==> flow/design.v <==
`timescale 1ns / 1ps
module lab3_2(
			input[5:0] money,
			input CLK,
			input vm,  
			input [2:0] productID,  
			input sugar,  
			output reg [5:0] moneyLeft,
			output reg [4:0] itemLeft,
			output reg productUnavailable, 
			output reg insufficientFund ,  
			output reg notExactFund ,  
			output reg invalidProduct,  
			output reg sugarUnsuitable,  
			output reg productReady	 
	);
	reg [4:0] numOfSandwiches;
	reg [4:0] numOfChocolate;
	reg [4:0] numOfWaterVM0;
	reg [4:0] numOfWaterVM1;
	reg [4:0] numOfCoffee;
	reg [4:0] numOfTea;
	initial
	begin
			numOfSandwiches = 5'd10;
			numOfChocolate =  5'd10;
			numOfWaterVM0 =   5'd5;
			numOfWaterVM1 =   5'd10;
			numOfCoffee =     5'd10;
			numOfTea =        5'd10;				
	end
	always @(posedge CLK)begin 
		if(
			(
				(productID==3'b101) || 
				(productID==3'b110) ||
				(productID==3'b111)
			) ||
			(((productID==3'b011) || (productID==3'b100))&& !vm ) ||
			(((productID==3'b000) || (productID==3'b001))&& vm) 
		)
		begin
			moneyLeft <= money ; 
			productReady <= 1'b0;
			invalidProduct<= 1'b1 ; 
			productUnavailable<= 1'bx;
			sugarUnsuitable<=1'bx ; 
			notExactFund<=1'bx ; 
			insufficientFund<=1'bx ; 
		end else if(
		((productID==3'b000)&&(numOfSandwiches == 5'd0))||
		((productID==3'b001)&&(numOfChocolate == 5'd0))||
		((productID==3'b010)&&((vm &&(numOfWaterVM1 == 5'd0))||(!vm &&(numOfWaterVM0 == 5'd0))))||
		((productID==3'b011)&&(numOfCoffee == 5'd0))||
		((productID==3'b100)&&(numOfTea == 5'd0))
		)
		begin
			moneyLeft <= money ; 
			productReady <= 1'b0;
			invalidProduct<= 1'b0 ; 
			productUnavailable<= 1'b1;
			sugarUnsuitable<=1'bx ; 
			notExactFund<=1'bx ; 
			insufficientFund<=1'bx ; 
		end else if(
			sugar && (productID==3'b010)
		) 
		begin
			moneyLeft <= money ; 
			productReady <= 1'b0;
			invalidProduct<= 1'b0 ; 
			productUnavailable<= 1'b0;
			sugarUnsuitable<=1'b1 ; 
			notExactFund<=1'bx ; 
			insufficientFund<=1'bx ; 
		end else if(
		(!vm)&&
			(
				(
					(productID==3'b000)&&(money != 6'd20)
				)||
				(
					(productID==3'b001)&&(money != 6'd10)
				)||
				(
					(productID==3'b010)&&(money != 6'd5)
				)
			)
		)
		begin
			moneyLeft <= money ; 
			productReady <= 1'b0;
			invalidProduct<= 1'b0 ; 
			productUnavailable<= 1'b0;
			sugarUnsuitable<=1'b0 ; 
			notExactFund<=1'b1 ; 
			insufficientFund<=1'bx ; 
		end else if(
		vm &&
			(
				(
					(productID==3'b010)&&(money < 6'd5)
				)||
				(
					(productID==3'b011)&&(money < 6'd12)
				)||
				(
					(productID==3'b100)&&(money < 6'd8)
				)
			)
		)begin
			moneyLeft <= money ; 
			productReady <= 1'b0;
			invalidProduct<= 1'b0 ; 
			productUnavailable<= 1'b0;
			sugarUnsuitable<=1'b0 ; 
			notExactFund<=1'bx ; 
			insufficientFund<=1'b1 ; 
		end else begin
			productReady <= 1'b1;
			invalidProduct<= 1'b0 ; 
			productUnavailable<= 1'b0;
			sugarUnsuitable<=1'b0 ;
			notExactFund<=1'b0 ; 
			insufficientFund<=1'b0 ; 
			if(productID == 3'b000) begin 
				itemLeft <= numOfSandwiches - 5'd1 ;
				numOfSandwiches <= numOfSandwiches - 5'd1;
				moneyLeft <= money - 6'd20;
			end
			if(productID == 3'b001) begin 
				itemLeft <= numOfChocolate - 5'd1 ;
				numOfChocolate <= numOfChocolate - 5'd1;
				moneyLeft <= money - 6'd10;
			end
			if(productID == 3'b010) begin
				if(vm) begin	
					itemLeft <= numOfWaterVM1 - 5'd1 ;
					numOfWaterVM1 <= numOfWaterVM1 - 5'd1 ; 
				end else begin 
					itemLeft <= numOfWaterVM0 - 5'd1; 
					numOfWaterVM0 <= numOfWaterVM0 - 5'd1 ; 
				end
				moneyLeft <= money - 6'd5;
			end
			if(productID == 3'b011) begin 
				itemLeft <= numOfCoffee - 5'd1 ;
				numOfCoffee <= numOfCoffee - 5'd1;
				moneyLeft <= money - 6'd12;
			end
			if(productID == 3'b100) begin 
				itemLeft <= numOfTea - 5'd1 ;
				numOfTea <= numOfTea - 5'd1;
				moneyLeft <= money - 6'd8;
			end
		end
	end
endmodule
### Reports on lab3_2

The steps from the RTL of lab3_2 to its reports follow in flow order.
Lines are those of the file above, counted from 1.
Operators carry their Yosys type and port widths (W data, S select, Z words).
Cell names lack the library's common part.
Not given: --

| design | value |
|---|---|
| top module | lab3_2 |
| clock | CLK |
| cell library | sky130hd |
| timing corner | tt_025C_1v80 |

### Word level

Counts by Yosys on the flattened word-level netlist (proc, flatten, opt, wreduce; memories kept). Register bits leave out memories and registers merged into their read ports (data or address). Print and check cells are left out. Cells with the same type and inputs are merged into one.

| word-level totals | value |
|---|---|
| bits in registers | 47 |
| bits of input ports | 12 |
| output and inout bits | 17 |

| cells by class | value |
|---|---|
| add/sub/neg operators | 11 |
| $lt $le $gt $ge | 3 |
| equality and inequality tests | 10 |
| mux-type cells | 33 |
| bitwise gates (word level) | 6 |
| reduce/logical cells | 51 |

Operators with widths:

| operator | count |
|---|---|
| $mux W6 | 10 |
| $sub A5 B1 Y5 const B | 6 |
| $logic_not A5 Y1 | 6 |
| $reduce_and A6 Y1 | 5 |
| $mux W5 | 6 |
| $logic_and A1 B1 Y1 | 18 |
| $sub A6 B4 Y6 const B | 3 |
| $mux W1 | 17 |
| $logic_or A1 B1 Y1 | 15 |
| $reduce_and A7 Y1 | 2 |
| $eq A3 B3 Y1 const B | 4 |
| $lt A6 B4 Y1 const B | 2 |
| $reduce_bool A10 Y1 | 1 |
| $not A1 Y1 | 6 |
| $eq A3 B2 Y1 const B | 2 |
| $sub A6 B3 Y6 const B | 1 |
| $lt A6 B3 Y1 const B | 1 |
| $ne A6 B3 Y1 const B | 1 |
| $ne A6 B4 Y1 const B | 1 |
| $sub A6 B5 Y6 const B | 1 |
| $ne A6 B5 Y1 const B | 1 |
| $reduce_bool A5 Y1 | 1 |
| $reduce_or A4 Y1 | 1 |
| $eq A3 B1 Y1 const B | 1 |
| $logic_not A3 Y1 | 1 |
| $logic_not A1 Y1 | 1 |

### Logic depth

Yosys ltp: most cells in a row. Word level: on the elaborated netlist, between registers, memories and ports. Mapped: between sequential cells and ports; inverters and the memories' decode and read muxes count.

| depth | value |
|---|---|
| depth after elaboration | 11 |
| ABC_AREA | 0 |
| gate-level depth with buffers | 9 |
| depth with buffers taken out | 8 |

### After synthesis

The flow's flattened synthesis, as Yosys stat reports it; memories are mapped. The netlist is that of the ABC_AREA named above (0 if unset); the other value can give another one.

Cell types:

| type | count | area in all (µm²) |
|---|---|---|
| edfxtp_1 | 41 | 1.23E+03 |
| ha_1 | 28 | 350.336 |
| dfxtp_1 | 6 | 120.115 |
| xor2_1 | 13 | 113.859 |
| inv_1 | 30 | 112.608 |
| buf_6 | 8 | 90.086 |
| nand2_1 | 24 | 90.086 |
| nor2_1 | 23 | 86.333 |
| xnor2_1 | 9 | 78.826 |
| a21oi_1 | 15 | 75.072 |
| o21ai_0 | 12 | 60.058 |
| nor3_1 | 11 | 55.053 |
| a221oi_1 | 4 | 35.034 |
| a31oi_1 | 5 | 31.28 |
| a22oi_1 | 4 | 30.029 |
| a311oi_4 | 1 | 26.275 |
| a41oi_1 | 3 | 26.275 |
| nand4b_1 | 3 | 26.275 |

Other cell types: 42; their cells: 63.

| mapped netlist | value |
|---|---|
| standard cells after synthesis | 303 |
| chip area (Yosys) | 0.0031418 mm² |
| area of sequential cells | 0.0013513 mm² |
| mapped flip-flops | 47 |

### Path before layout

Path of least setup slack by OpenSTA after synthesis, without wires, with an ideal clock, recovery checks aside; 20% of the period is set as input and as output delay. Where synthesis merged equal registers, the netlist keeps one of their names.

| timing after synthesis | value |
|---|---|
| path kind | input to register |
| start point | input port money[1] |
| end point | register numOfTea[0] |
| period | 2.58 ns |
| external input delay | 0.516 ns |
| library setup time | 0.315 ns |
| time at the first pin | 0.516 ns |
| data arrival time | 2.260 ns |
| required time | 2.265 ns |
| setup slack | 0.005 ns |
| path delay | 2.059 ns |
| driving pins on the path | 8 |
| buffers on the path | 1 |
| synthesis period reached | 2.575 ns |

"path delay" is the arrival time less input delay plus setup time.
"driving pins on the path" counts driving pins, that of a launching flip-flop among them; a cell with two outputs on the path counts twice.
"synthesis period reached" = period - worst setup slack (recovery checks aside). The figure is calculated, with input and output delays left at 20% of the set period.
Between the ends stands the longest chain of elaborated cells between them, by number of cells; it is not shown to be the way that was timed. Of several equally long chains one is given.
A line is the first line of the expression or statement that the cell stems from. Yosys adds cells for indexed reads and writes and turns some case tables into memories.

| between the ends, after synthesis | value |
|---|---|
| cells stage by stage | inv_1 -> ha_1 -> nand2b_1 -> a221oi_1 -> o22ai_1 -> nor4_2 -> buf_6 -> and2_1 |
| length of the longest elaborated chain | 7 |
| elaborated cells on any way between the ends | 21 |
| classes of those cells | compare (3); eq/ne (3); logic (2); reduce/logical (13) |

Ends and longest elaborated chain, after synthesis:

| item | line | text |
|---|---|---|
| start, declared | 3 | `input[5:0] money,` |
| $lt A6 B3 Y1 | 102 |  |
| $logic_and A1 B1 Y1 | 102 |  |
| $logic_or A1 B1 Y1 x2 | 101 | `(` |
| $logic_and A1 B1 Y1 | 99 | `vm &&` |
| $not A1 Y1 | -- |  |
| $reduce_and A6 Y1 | -- |  |
| end, assigned | 153 | `numOfTea <= numOfTea - 5'd1;` |
| end, declared | 22 | `reg [4:0] numOfTea;` |

### Worst path after layout

From the final timing report of entry B: the path of least setup slack in the routed layout; clock arrival at registers is part of the times.

| timing after layout | value |
|---|---|
| path kind | input to register |
| start point | input port money[0] |
| end point | register numOfSandwiches[1] |
| period | 2.84 ns |
| external input delay | 0.57 ns |
| library setup time | 0.28 ns |
| time at the first pin | 0.57 ns |
| data arrival time | 2.61 ns |
| required time | 2.85 ns |
| setup slack | 0.24 ns |
| driving pins on the path | 9 |
| buffers on the path | 2 |

Between the ends stands the longest chain of elaborated cells between them, by number of cells; it is not shown to be the way that was timed. Of several equally long chains one is given.

| between the ends, after layout | value |
|---|---|
| cells stage by stage | clkdlybuf4s50_1 -> inv_1 -> ha_2 -> nand2b_4 -> a221oi_4 -> o22ai_2 -> nor4_4 -> buf_4 -> and3b_2 |
| length of the longest elaborated chain | 7 |
| elaborated cells on any way between the ends | 21 |
| classes of those cells | compare (3); eq/ne (3); logic (2); reduce/logical (13) |

Ends and longest elaborated chain, after layout:

| item | line | text |
|---|---|---|
| start, declared | 3 | `input[5:0] money,` |
| $lt A6 B3 Y1 | 102 |  |
| $logic_and A1 B1 Y1 | 102 |  |
| $logic_or A1 B1 Y1 x2 | 101 | `(` |
| $logic_and A1 B1 Y1 | 99 | `vm &&` |
| $not A1 Y1 | -- |  |
| $reduce_and A6 Y1 | -- |  |
| end, assigned | 128 | `numOfSandwiches <= numOfSandwiches - 5'd1;` |
| end, declared | 17 | `reg [4:0] numOfSandwiches;` |

Settings and measured results of 2 stored flow runs for module lab3_2 (sky130hd), not sorted in any way. The constraints put input and output delay at 20% of the set period each and load the outputs with 0.01 pF.
"clock period achieved" means the clock period less the worst setup slack. The figure is calculated, with input and output delays left at 20% of the set period.
"critical setup path time" = time allowed to the worst setup path (clock period - input delay - output delay, where it has them) - its slack; a late launch clock adds to it, a late capture clock takes from it.
"power" is the tool's figure for a default switching activity; nothing was simulated.

## Entry A

==> flow/run.sh <==
#!/bin/bash
# the make line also repeats the synthesis and layout settings of config.mk as NAME=value (left out here)
make -C /OpenROAD-flow-scripts/flow DESIGN_CONFIG=/design/flow/config.mk WORK_HOME=/design/flow/orfs CLKGATE_MAP_FILE= finish
==> flow/config.mk <==
export PLATFORM = sky130hd
export DESIGN_NAME = lab3_2
export DESIGN_NICKNAME = lab3_2
export VERILOG_FILES = /design/flow/design.v
export SDC_FILE = /design/flow/constraint.sdc
export NUM_CORES = 4
export LEC_CHECK = 0
export ABC_AREA = 1
export CAP_MARGIN = 25
export CELL_PAD_IN_SITES_DETAIL_PLACEMENT = 1
export CELL_PAD_IN_SITES_GLOBAL_PLACEMENT = 2
export CORE_MARGIN = 4
export CORE_UTILIZATION = 67
export PLACE_DENSITY = 0.75
export SLEW_MARGIN = 20
export TNS_END_PERCENT = 65
==> flow/constraint.sdc <==
create_clock -name core_clock -period 4.13 [get_ports {CLK}]
set_input_delay 0.8260 -clock core_clock [delete_from_list [all_inputs] [get_ports {CLK}]]
set_output_delay 0.8260 -clock core_clock [all_outputs]
set_load 0.01 [all_outputs]

Entry A: stopped before the end: placement reported GPL-0301

## Entry B

==> flow/run.sh <==
#!/bin/bash
# the make line also repeats the synthesis and layout settings of config.mk as NAME=value (left out here)
make -C /OpenROAD-flow-scripts/flow DESIGN_CONFIG=/design/flow/config.mk WORK_HOME=/design/flow/orfs CLKGATE_MAP_FILE= finish
==> flow/config.mk <==
export PLATFORM = sky130hd
export DESIGN_NAME = lab3_2
export DESIGN_NICKNAME = lab3_2
export VERILOG_FILES = /design/flow/design.v
export SDC_FILE = /design/flow/constraint.sdc
export NUM_CORES = 4
export LEC_CHECK = 0
export CAP_MARGIN = 20
export CORE_MARGIN = 2
export CORE_UTILIZATION = 40
export SETUP_SLACK_MARGIN = 0.18
export SLEW_MARGIN = 20
==> flow/constraint.sdc <==
create_clock -name core_clock -period 2.84 [get_ports {CLK}]
set_input_delay 0.5680 -clock core_clock [delete_from_list [all_inputs] [get_ports {CLK}]]
set_output_delay 0.5680 -clock core_clock [all_outputs]
set_load 0.01 [all_outputs]

| result of entry B | value |
|---|---|
| lowest setup slack | 0.244 ns |
| clock period achieved | 2.596 ns |
| mapped cell area after synthesis | 0.0031418 mm² |
| critical setup path time | 2.03 ns |
| worst setup path kind | input to register |
| die area | 0.0085794 mm² |
| power | 0.001621 W |
| setup total negative slack | 0.000 ns |
| utilization | 0.539 |
