==> flow/design.v <==
`timescale 1ns / 1ps
module SelectionOfAvatar(
	input [1:0] mode,
	input [5:0] userID,
	input [1:0] candidate,  
	input CLK,
	output reg [1:0] ballotBoxId,
	output reg [5:0] numberOfRegisteredVoters,
	output reg [5:0] numberOfVotesWinner,  
	output reg [1:0] WinnerId,
	output reg AlreadyRegistered,
	output reg AlreadyVoted,
	output reg NotRegistered,
	output reg VotingHasNotStarted,
	output reg RegistrationHasEnded
	);
	reg [7:0] counter ; 
	reg registry[63:0];
	reg voted[63:0];
	reg [5:0]result[3:0] ; 
	reg [3:0] index ;
	reg [6:0]i ; 
	initial begin
		counter = 8'd0 ; 
		numberOfRegisteredVoters = 6'd0 ; 
		numberOfVotesWinner = 6'd0;
		RegistrationHasEnded = 0 ;
		WinnerId = 2'd0;
		for(i=0 ; i < 64 ;i= i+1)begin 
			registry[i] = 1'b0 ; 
		end
		for(i=0 ; i < 64;i= i+1)begin 
			voted[i] = 1'b0 ; 
		end
		for(i=0 ; i < 4 ;i= i+1)begin 
			result[i] = 6'd0 ; 
		end
	end
	always @(posedge CLK)
	begin
			ballotBoxId = userID[5:4] ;
			index       = userID[3:0] ;
			if(counter > 8'd199)begin
				if(result[2'd0]>result[2'd1] && result[2'd0]>result[2'd2] && result[2'd0]>result[2'd3])begin
					WinnerId = 2'd0 ; 
				end else if(result[2'd1]>result[2'd0] && result[2'd1]>result[2'd2] && result[2'd1]>result[2'd3]) begin
					WinnerId = 2'd1 ; 
				end else if (result[2'd2]>result[2'd0] && result[2'd2]>result[2'd1] && result[2'd2]>result[2'd3]) begin
					WinnerId = 2'd2 ; 
				end else begin
					WinnerId = 2'd3 ; 
				end
				numberOfVotesWinner = result[WinnerId];
			end 
			else begin
				if(counter > 99)begin 
					if(mode)begin 
						if(registry[userID])begin
							if(voted[userID]) begin 
								RegistrationHasEnded = 1'b0 ;
								VotingHasNotStarted = 1'b0 ;
								AlreadyRegistered = 1'b0 ;
								AlreadyVoted = 1'b1 ; 
								NotRegistered = 1'b0 ;									
							end else begin 
								voted[userID] = 1'b1 ; 
								RegistrationHasEnded = 1'b0 ;
								VotingHasNotStarted = 1'b0 ;
								AlreadyRegistered = 1'b0 ;
								AlreadyVoted = 1'b0 ; 
								NotRegistered = 1'b0 ;	
								result[candidate] = result[candidate] + 8'd1 ;
							end
						end else begin 
							RegistrationHasEnded = 1'b0 ;
							VotingHasNotStarted = 1'b0 ;
							AlreadyRegistered = 1'b0 ;
							AlreadyVoted = 1'b0 ; 
							NotRegistered = 1'b1 ;
						end
					end else begin
						RegistrationHasEnded = 1'b1 ;
						VotingHasNotStarted = 1'b0 ;
						AlreadyRegistered = 1'b0 ;
						AlreadyVoted = 1'b0 ; 
						NotRegistered = 1'b0 ; 
					end
				end else begin  
					if(mode)begin 
						VotingHasNotStarted = 1'b1 ;
						AlreadyRegistered = 1'b0 ;
						AlreadyVoted = 1'b0 ; 
						NotRegistered = 1'b0 ; 
					end else begin
						VotingHasNotStarted = 1'b0 ;  
						AlreadyRegistered = registry[userID];
						AlreadyVoted = 1'b0 ; 
						NotRegistered = 1'b0 ; 
						registry[userID] = 1'b1 ;
						if(AlreadyRegistered)begin end else begin
							numberOfRegisteredVoters = numberOfRegisteredVoters + 6'd1 ;
						end
					end					
				end
				counter = counter + 8'd1 ; 
			end	
	end
endmodule
=== Step by step through the tools: SelectionOfAvatar ===
What the tools print for SelectionOfAvatar, step after step.
Lines are those of the file above, counted from 1.
Library cell names are shortened.
Not given: -

* Design top: SelectionOfAvatar
* Clock: CLK
* Standard-cell library: sky130hd
* Timing corner: tt_025C_1v80

=== Elaborated design ===
Counts by Yosys on the flattened word-level netlist (proc, flatten, opt, wreduce). Print and check cells are left out. Cells with the same type and inputs are merged into one.
Yosys's memory passes give these memory sizes; they may raise the number of words (mostly to a power of two), join words into wider ones and drop unused or constant bits.

* Memory bits (writable): 128
* Flip-flop bits (word level): 53
* Memories: 2

{| class="wikitable"
|+ Memories
! name !! words !! bits a word !! rd ports !! write ports !! RTL line !! source
|-
| registry || 64 || 1 || 1 || 1 || 18 || <nowiki>reg registry[63:0];</nowiki>
|-
| voted || 64 || 1 || 1 || 1 || 19 || <nowiki>reg voted[63:0];</nowiki>
|}

* $lt $le $gt $ge: 11
* Multiplexer cells: 34
* Add/subtract/negate cells: 3
* Reduce/logical cells: 22
* Equal/unequal tests: 6
* Bitwise logic cells: 9

{| class="wikitable"
|+ Operator list
! kind !! number
|-
| 2-to-1 mux 6 bit || 17
|-
| > comparator 6 bit || 9
|-
| case mux 6 bit (select 4 bit) || 2
|-
| AND reduction 6 bit || 4
|-
| OR reduction 3 bit || 4
|-
| adder 6 x 1 -> 6 bit (second input constant) || 2
|-
| 2-to-1 mux 1 bit || 12
|-
| NOT 1 bit || 9
|-
| equality test 2 bit (second input constant) || 4
|-
| adder 8 x 1 -> 8 bit (second input constant) || 1
|-
| > comparator 8 x 7 -> 1 bit (second input constant) || 1
|-
| > comparator 8 bit (second input constant) || 1
|-
| logical AND 1 bit || 6
|-
| 2-to-1 mux 2 bit || 3
|-
| equality test 2 x 1 -> 1 bit (second input constant) || 2
|-
| logical NOT 2 bit || 2
|-
| AND reduction 2 bit || 2
|-
| AND reduction 4 bit || 1
|-
| AND reduction 3 bit || 1
|-
| nonzero test 2 bit || 1
|-
| OR reduction 2 bit || 1
|}

=== Logic depth ===
Longest topological path by Yosys (ltp), each cell counted once; first at word level (registers and memories cut), then after technology mapping (sequential cells cut; the memories' decode and read muxes count).

* Depth after elaboration: 9
* ABC_AREA: 0
* Depth in mapped cells: 12
* Mapped depth without buffers: 9

=== Netlist ===
The flow's flattened synthesis, as Yosys stat reports it; memories are mapped. The netlist is that of the ABC_AREA named above (0 if unset); the other value can give another one.
The area totals of this step are shown rounded.

* Cells in the netlist: 717
* Sequential area: 4134 sq um
* Flip-flop cells: 181
* Buffers: 41
* Chip area (Yosys): 8229 sq um

{| class="wikitable"
|+ Cell types
! cell !! number
|-
| dfxtp_1 || 130
|-
| edfxtp_1 || 51
|-
| ha_1 || 39
|-
| a31o_2 || 46
|-
| mux4_2 || 15
|-
| a21o_1 || 37
|-
| o21bai_1 || 32
|-
| mux2i_1 || 19
|-
| a31o_1 || 19
|-
| nor2_1 || 40
|-
| inv_1 || 29
|-
| nand2_1 || 27
|-
| a221oi_1 || 11
|-
| nand3_1 || 17
|-
| buf_6 || 7
|-
| mux2_2 || 7
|-
| nor2b_1 || 12
|-
| xnor2_1 || 7
|}

Other cell types: 54; their cells: 172.

=== Worst setup path after synthesis ===
Path of least setup slack by OpenSTA after synthesis, without wires, with an ideal clock, recovery checks aside; 20% of the period is set as input and as output delay. Where synthesis merged equal registers, the netlist keeps one of their names.

* Path type: flip-flop to flip-flop
* From: register counter[5]
* To: register result[0][0]
* Clock period: 4.24 ns
* Driving pins on the path: 7
* Setup time: 0.351 ns
* Required time: 3.889 ns
* Time at the first pin: 0.000 ns
* Setup slack: 0.198 ns
* Data arrival time: 3.691 ns
* Delay of the path: 4.042 ns
* Path buffers: 2
* Synthesis period reached: 4.042 ns

"delay of the path" is the arrival time less input delay plus setup time.
"driving pins on the path": output pins that drive a net of the path, with the launching flip-flop's if there is one; two outputs of one cell count as two.
"synthesis period reached" = period - worst setup slack (recovery checks aside). The figure is calculated, with input and output delays left at 20% of the set period.
The rows between start and end are the longest chain of elaborated cells between them; the timing report does not say that the signal goes this way. Where chains are equally long, one stands for them.
A line is the first line of the expression or statement that the cell stems from. Yosys adds cells for indexed reads and writes and turns some case tables into memories.
Only ways into the end's enable, where the timed path ends, are counted here.

* Path through: edfxtp_1 -> o311ai_0 -> inv_1 -> nor3_2 -> buf_6 -> buf_6 -> nor3b_2
* Cells in the longest elaborated chain: 3
* Elaborated cells between the ends (all ways): 4
* Those cells by class: 2 x compare; 1 x logic; 1 x reduce/logical

{| class="wikitable"
|+ Ends and longest elaborated chain, after synthesis
! element !! RTL line !! source
|-
| start, declared || 17 || <nowiki>reg [7:0] counter ;</nowiki>
|-
| start, assigned || 105 || <nowiki>counter = counter + 8'd1 ;</nowiki>
|-
| > comparator 8 bit || 43 || <nowiki>if(counter > 8'd199)begin</nowiki>
|-
| NOT 1 bit || - ||
|-
| AND reduction 6 bit || - ||
|-
| end, assigned || 72 || <nowiki>result[candidate] = result[candidate] + 8'd1 ;</nowiki>
|-
| end, declared || 20 || <nowiki>reg [5:0]result[3:0] ;</nowiki>
|}

=== Path in the finished layout ===
Path of least setup slack in the final report of flow run 1 (OpenROAD, finished layout, wires in). Where an end is a register, its clock arrival counts in the times.

* Path type: input port to flip-flop
* From: input userID[2]
* To: register result[0][3]
* Required time: 7.31 ns
* Input delay: 1.45 ns
* Setup time: 0.35 ns
* Driving pins on the path: 8
* Clock period: 7.23 ns
* Path buffers: 1
* Time at the first pin: 1.45 ns
* Data arrival time: 5.04 ns
* Setup slack: 2.26 ns

The rows between start and end are the longest chain of elaborated cells between them; the timing report does not say that the signal goes this way. Where chains are equally long, one stands for them.
The chain passes a memory read, where the word-level depth is cut; so it can be longer than that depth.
Only ways into the end's enable, where the timed path ends, are counted here.

* Path through: buf_2 -> clkinv_1 -> nor2_1 -> a22oi_1 -> nor2_1 -> o31ai_2 -> nor3_4 -> nor3b_2
* Cells in the longest elaborated chain: 3
* Elaborated cells between the ends (all ways): 4
* Those cells by class: 1 x logic; 1 x reduce/logical; 2 x memory

{| class="wikitable"
|+ Ends and longest elaborated chain, after layout
! element !! RTL line !! source
|-
| start, declared || 4 || <nowiki>input [5:0] userID,</nowiki>
|-
| memory (64 x 1 bit) || 19 || <nowiki>reg voted[63:0];</nowiki>
|-
| NOT 1 bit || - ||
|-
| AND reduction 6 bit || - ||
|-
| end, assigned || 72 || <nowiki>result[candidate] = result[candidate] + 8'd1 ;</nowiki>
|-
| end, declared || 20 || <nowiki>reg [5:0]result[3:0] ;</nowiki>
|}

# Flow runs of SelectionOfAvatar

Record of 2 stored runs of the RTL-to-layout flow on SelectionOfAvatar, platform sky130hd. The runs are unordered. Constraints: input delay and output delay 20% of the set period each, output load 0.01 pF.
"clock period achieved" = clock period - worst setup slack. The figure is calculated, with input and output delays left at 20% of the set period.
"worst setup path time" means the part of the period allowed to the worst setup path (the constraints hold back 20% at inputs and 20% at outputs) less its slack; where the path has registers, the arrival times of their clocks count too.
"total power after layout" is the tool's figure for a default switching activity; nothing was simulated.
Results are given in rounded form.

=== Flow run 1 ===
{| class="wikitable"
! Setting !! Value
|-
| period_ns || 7.23
|-
| CORE_UTILIZATION || 50
|-
| SETUP_SLACK_MARGIN || 0.15
|-
| PLACE_DENSITY || 0.45
|-
| CORE_ASPECT_RATIO || 0.82
|-
| CTS_CLUSTER_SIZE || 13
|-
| SLEW_MARGIN || 10
|-
| MAX_ROUTING_LAYER || met5
|-
| CAP_MARGIN || 20
|-
| CORE_MARGIN || 2
|-
! Result !! Value
|-
| Die size || 17510 sq um
|-
| Worst setup path time || 3.52 ns
|-
| Kind of the worst setup path || input port to flip-flop
|-
| Setup TNS || 0.000 ns
|-
| Worst hold slack || 0.424 ns
|-
| Clock period achieved || 4.967 ns
|-
| Std-cell area (final layout) || 9234 sq um
|-
| Total power after layout || 2194 µW
|-
| Utilization of the finished layout || 57.2%
|-
| Worst setup slack after layout || 2.263 ns
|-
| Netlist area reported by Yosys || 8229 sq um
|}

=== Flow run 2 ===
{| class="wikitable"
! Setting !! Value
|-
| period_ns || 5.12
|-
| SETUP_SLACK_MARGIN || 0.34
|-
| CAP_MARGIN || 20
|-
| CORE_MARGIN || 2
|-
| CORE_UTILIZATION || 40
|-
| SLEW_MARGIN || 20
|-
! Result !! Value
|-
| Die size || 21740 sq um
|-
| Worst setup path time || 3.09 ns
|-
| Kind of the worst setup path || input port to flip-flop
|-
| Setup TNS || 0.000 ns
|-
| Worst hold slack || 0.425 ns
|-
| Clock period achieved || 4.110 ns
|-
| Std-cell area (final layout) || 9310 sq um
|-
| Total power after layout || 3063 µW
|-
| Utilization of the finished layout || 46.0%
|-
| Worst setup slack after layout || 1.010 ns
|-
| Netlist area reported by Yosys || 8229 sq um
|}
